==> flow/design.v <==
`timescale 1ns / 1ps
`default_nettype none
module wja_axis
  (
   input  wire        m00_axis_aclk,
   input  wire        m00_axis_aresetn,
   output wire [31:0] m00_axis_tdata,
   output wire        m00_axis_tvalid,
   input  wire        m00_axis_tready,
   output wire        m00_axis_tlast
   );
    wire clk = m00_axis_aclk;   
    reg [2:0] rst_sync = 3'b111;   
    reg mrvalid = 0;   
    reg m00_tvalid = 0;   
    wire empty = 0;  
    wire store_output = m00_axis_tready || !m00_axis_tvalid;
    always @(posedge clk) begin
        if (!m00_axis_aresetn) begin
            rst_sync <= 3'b111;
        end else begin
            rst_sync <= {rst_sync,1'b0};
        end
    end
    wire rst = rst_sync[2];
    wire read = (store_output || !mrvalid) && !empty;
    reg [7:0] foobar = 0;   
    always @(posedge clk) begin
        if (rst) begin
            mrvalid <= 0;
        end else if (store_output || !mrvalid) begin
            mrvalid <= !empty;
        end
        if (read) begin
            foobar <= foobar + 1;
        end
    end
    always @(posedge clk) begin
        if (rst) begin
            m00_tvalid <= 0;
        end else if (store_output) begin
            m00_tvalid <= mrvalid;
        end
    end
    assign m00_axis_tvalid = m00_tvalid;
    assign m00_axis_tlast = !(~foobar[3:0]);
    assign m00_axis_tdata = {4{foobar}};
endmodule
`default_nettype wire
Tool chain data of wja_axis

What the tools print for wja_axis, step after step.
Lines are those of the file above, counted from 1.
Operators: Yosys type, input widths -> output width; for muxes data width and select width s.
Cell names lack the library's common part.
The mark -- stands for no value.

Design top: wja_axis
Clock port: m00_axis_aclk
Cell library: sky130hd
Library corner: tt_025C_1v80

Elaborated design

Source: Yosys, flattened and elaborated, memories not mapped. Widths are those after wreduce; folded enables and synchronous resets count as part of the registers. Registers that Yosys merges into a memory's read port (data or address) are not register bits. Print and check cells do not count. Equal cells are merged and count once.

Bitwise operators: 1
Reductions and logical operators: 5
Multiplexer cells: 1
Add/sub/neg operators: 1

Operator list:

| cell                | count |
| $add 8x1->8 const B | 1 |
| $not 4->4           | 1 |
| $logic_not 4->1     | 1 |
| $logic_or 1x1->1    | 2 |
| $logic_not 1->1     | 2 |
| $mux 1              | 1 |

Elaborated cells: 13
Register bits: 13
Input bits: 3

Logic depth

Yosys ltp: most cells in a row. Word level: on the elaborated netlist, between registers, memories and ports. Mapped: between sequential cells and ports; inverters and the memories' decode and read muxes count.

Depth in word-level cells: 3
ABC_AREA: 0
Depth in mapped cells: 3
Mapped depth without buffers: 3

Netlist

Yosys stat after the flow's synthesis: flattened, memories mapped to cells. It holds for the ABC_AREA given above (unset counts as 0); a run with the other value may have another netlist.
Totals and module areas in this step are rounded.

Cell types:

| cell type | count | total area (um^2) |
| edfxtp_1  | 8     | 240.23 |
| buf_4     | 24    | 180.173 |
| dfxtp_1   | 5     | 100.096 |
| xor2_1    | 4     | 35.034 |
| xnor2_1   | 2     | 17.517 |
| ha_1      | 1     | 12.512 |
| nand2b_1  | 2     | 12.512 |
| inv_1     | 3     | 11.261 |
| nand2_1   | 3     | 11.261 |
| nor2_1    | 3     | 11.261 |
| nand3_2   | 1     | 10.01 |
| nor3_2    | 1     | 10.01 |
| and3_2    | 1     | 7.507 |
| and3_1    | 1     | 6.256 |
| nor2b_1   | 1     | 6.256 |
| nand3_1   | 1     | 5.005 |

Standard cells after synthesis: 61
Cell area after synthesis: 676.9 um^2
Buffers: 24
Mapped flip-flops: 13

Path before layout

OpenSTA on the mapped netlist: ideal clock, no wires. The path of least setup slack (recovery checks aside). Input and output delay are each 20% of the period. Register names are those of the netlist, which keeps one name where synthesis merged equal registers.

Kind: reg2out
Start: register foobar[0]
End: output m00_axis_tlast
Driving pins on the path: 3
Clock period: 2,580 ps
Arrival: 1,010 ps
Slack: 1,054 ps
Delay of the path: 1,010 ps
Synthesis period reached: 1,526 ps

"delay of the path" is the arrival time less input delay plus setup time.
At an output port there is no setup time.
"driving pins on the path": output pins that drive a net of the path, with the launching flip-flop's if there is one; two outputs of one cell count as two.
"synthesis period reached" is the clock period less the worst setup slack; recovery checks do not enter. This is arithmetic on one report: input and output delays are still those of the set period (20% each).
Between the ends stands the longest chain of elaborated cells between them, by number of cells; it is not shown to be the way that was timed. Of several equally long chains one is given.
Each line given opens the expression or statement behind the cell; cells for indexed reads and writes are added by Yosys, which also makes memories of some case tables.

Path through: edfxtp_1 ha_1 and3_2
Cells in the longest elaborated chain: 2
Elaborated cells between the ends (all ways): 2
Those cells by class: 1 x logic; 1 x reduce/logical

Ends and longest elaborated chain, after synthesis:

| what            | line | text |
| from (decl)     | 27   | `reg [7:0] foobar = 0;` |
| from (assign)   | 35   | `foobar <= foobar + 1;` |
| $not 4->4       | 46   | `assign m00_axis_tlast = !(~foobar[3:0]);` |
| $logic_not 4->1 | 46   |  |
| to (decl)       | 10   | `output wire        m00_axis_tlast` |

Worst path after layout

From the final timing report of stored run 1: the path of least setup slack in the routed layout; clock arrival at registers is part of the times.
The report prints the path's times to 10 ps; the period is as set.

Kind: reg2out
Start: register foobar[2]
End: output m00_axis_tdata[18]
Clock period: 1,820 ps
Slack: 80 ps
Driving pins on the path: 3
Arrival: 1,380 ps

Path through: edfxtp_1 buf_4 clkdlybuf4s50_1
Cells in the longest elaborated chain: 0
Elaborated cells between the ends (all ways): 0

Ends and longest elaborated chain, after layout:

| what          | line | text |
| from (decl)   | 27   | `reg [7:0] foobar = 0;` |
| from (assign) | 35   | `foobar <= foobar + 1;` |
| to (decl)     | 7    | `output wire [31:0] m00_axis_tdata,` |

==> results <==
Top module wja_axis; platform sky130hd; tools Yosys and OpenROAD; 2 stored runs in no particular order. Input and output delays are each 20% of the period that was set; the output load is 0.01 pF.
"achieved period" is the run's clock period less its worst setup slack. It is reckoned from that one timing run; input and output delays stay at 20% of the period that was set.
By "time on the worst setup path" is meant the share of the clock period that the worst setup path is allowed (20% is reserved at inputs, 20% at outputs), minus its slack. Clock arrival times at its registers enter into it.
"total power after layout" rests on the timing tool's default activity at the inputs, not on a simulated workload.
"time on the worst setup path" is given in steps of 10 ps.
The results are shown rounded.

## Stored run 1

==> flow/run.sh <==
#!/bin/bash
# the make line also repeats the synthesis and layout settings of config.mk as NAME=value (left out here)
make -C /OpenROAD-flow-scripts/flow DESIGN_CONFIG=/design/flow/config.mk WORK_HOME=/design/flow/orfs CLKGATE_MAP_FILE= finish
==> flow/config.mk <==
export PLATFORM = sky130hd
export DESIGN_NAME = wja_axis
export DESIGN_NICKNAME = wja_axis
export VERILOG_FILES = /design/flow/design.v
export SDC_FILE = /design/flow/constraint.sdc
export NUM_CORES = 4
export LEC_CHECK = 0
export ABC_AREA = 0
export CAP_MARGIN = 20
export CELL_PAD_IN_SITES_DETAIL_PLACEMENT = 0
export CORE_MARGIN = 2
export CORE_UTILIZATION = 32
export CTS_CLUSTER_DIAMETER = 54
export CTS_CLUSTER_SIZE = 51
export GPL_TIMING_DRIVEN = 0
export HOLD_SLACK_MARGIN = 0.2
export MAX_ROUTING_LAYER = met5
export MIN_ROUTING_LAYER = met1
export PLACE_DENSITY_LB_ADDON = 0.13
export SLEW_MARGIN = 20
==> flow/constraint.sdc <==
create_clock -name core_clock -period 1.82 [get_ports {m00_axis_aclk}]
set_input_delay 0.3640 -clock core_clock [delete_from_list [all_inputs] [get_ports {m00_axis_aclk}]]
set_output_delay 0.3640 -clock core_clock [all_outputs]
set_load 0.01 [all_outputs]

| result of stored run 1 | value |
|---|---|
| synthesized cell area | 676.9 um^2 |
| die size | 2,499 um^2 |
| standard-cell area of the final layout | 1,189 um^2 |
| worst setup slack after layout | 79 ps |
| final setup TNS | 0 ps |
| worst hold slack | 377 ps |
| total power after layout | 2,144 uW |
| achieved period | 1,741 ps |
| time on the worst setup path | 1,380 ps |
| worst path kind | reg2out |

## Stored run 2

==> flow/run.sh <==
#!/bin/bash
# the make line also repeats the synthesis and layout settings of config.mk as NAME=value (left out here)
make -C /OpenROAD-flow-scripts/flow DESIGN_CONFIG=/design/flow/config.mk WORK_HOME=/design/flow/orfs CLKGATE_MAP_FILE= finish
==> flow/config.mk <==
export PLATFORM = sky130hd
export DESIGN_NAME = wja_axis
export DESIGN_NICKNAME = wja_axis
export VERILOG_FILES = /design/flow/design.v
export SDC_FILE = /design/flow/constraint.sdc
export NUM_CORES = 4
export LEC_CHECK = 0
export ABC_AREA = 0
export CAP_MARGIN = 40
export CORE_ASPECT_RATIO = 0.75
export CORE_MARGIN = 2
export CORE_UTILIZATION = 60
export CTS_CLUSTER_DIAMETER = 370
export CTS_CLUSTER_SIZE = 82
export GPL_ROUTABILITY_DRIVEN = 0
export GPL_TIMING_DRIVEN = 0
export MAX_ROUTING_LAYER = met4
export PLACE_DENSITY_LB_ADDON = 0.27
export SLEW_MARGIN = 20
==> flow/constraint.sdc <==
create_clock -name core_clock -period 1.68 [get_ports {m00_axis_aclk}]
set_input_delay 0.3360 -clock core_clock [delete_from_list [all_inputs] [get_ports {m00_axis_aclk}]]
set_output_delay 0.3360 -clock core_clock [all_outputs]
set_load 0.01 [all_outputs]

Stored run 2: did not finish, floorplanning stopped with PDN-0185
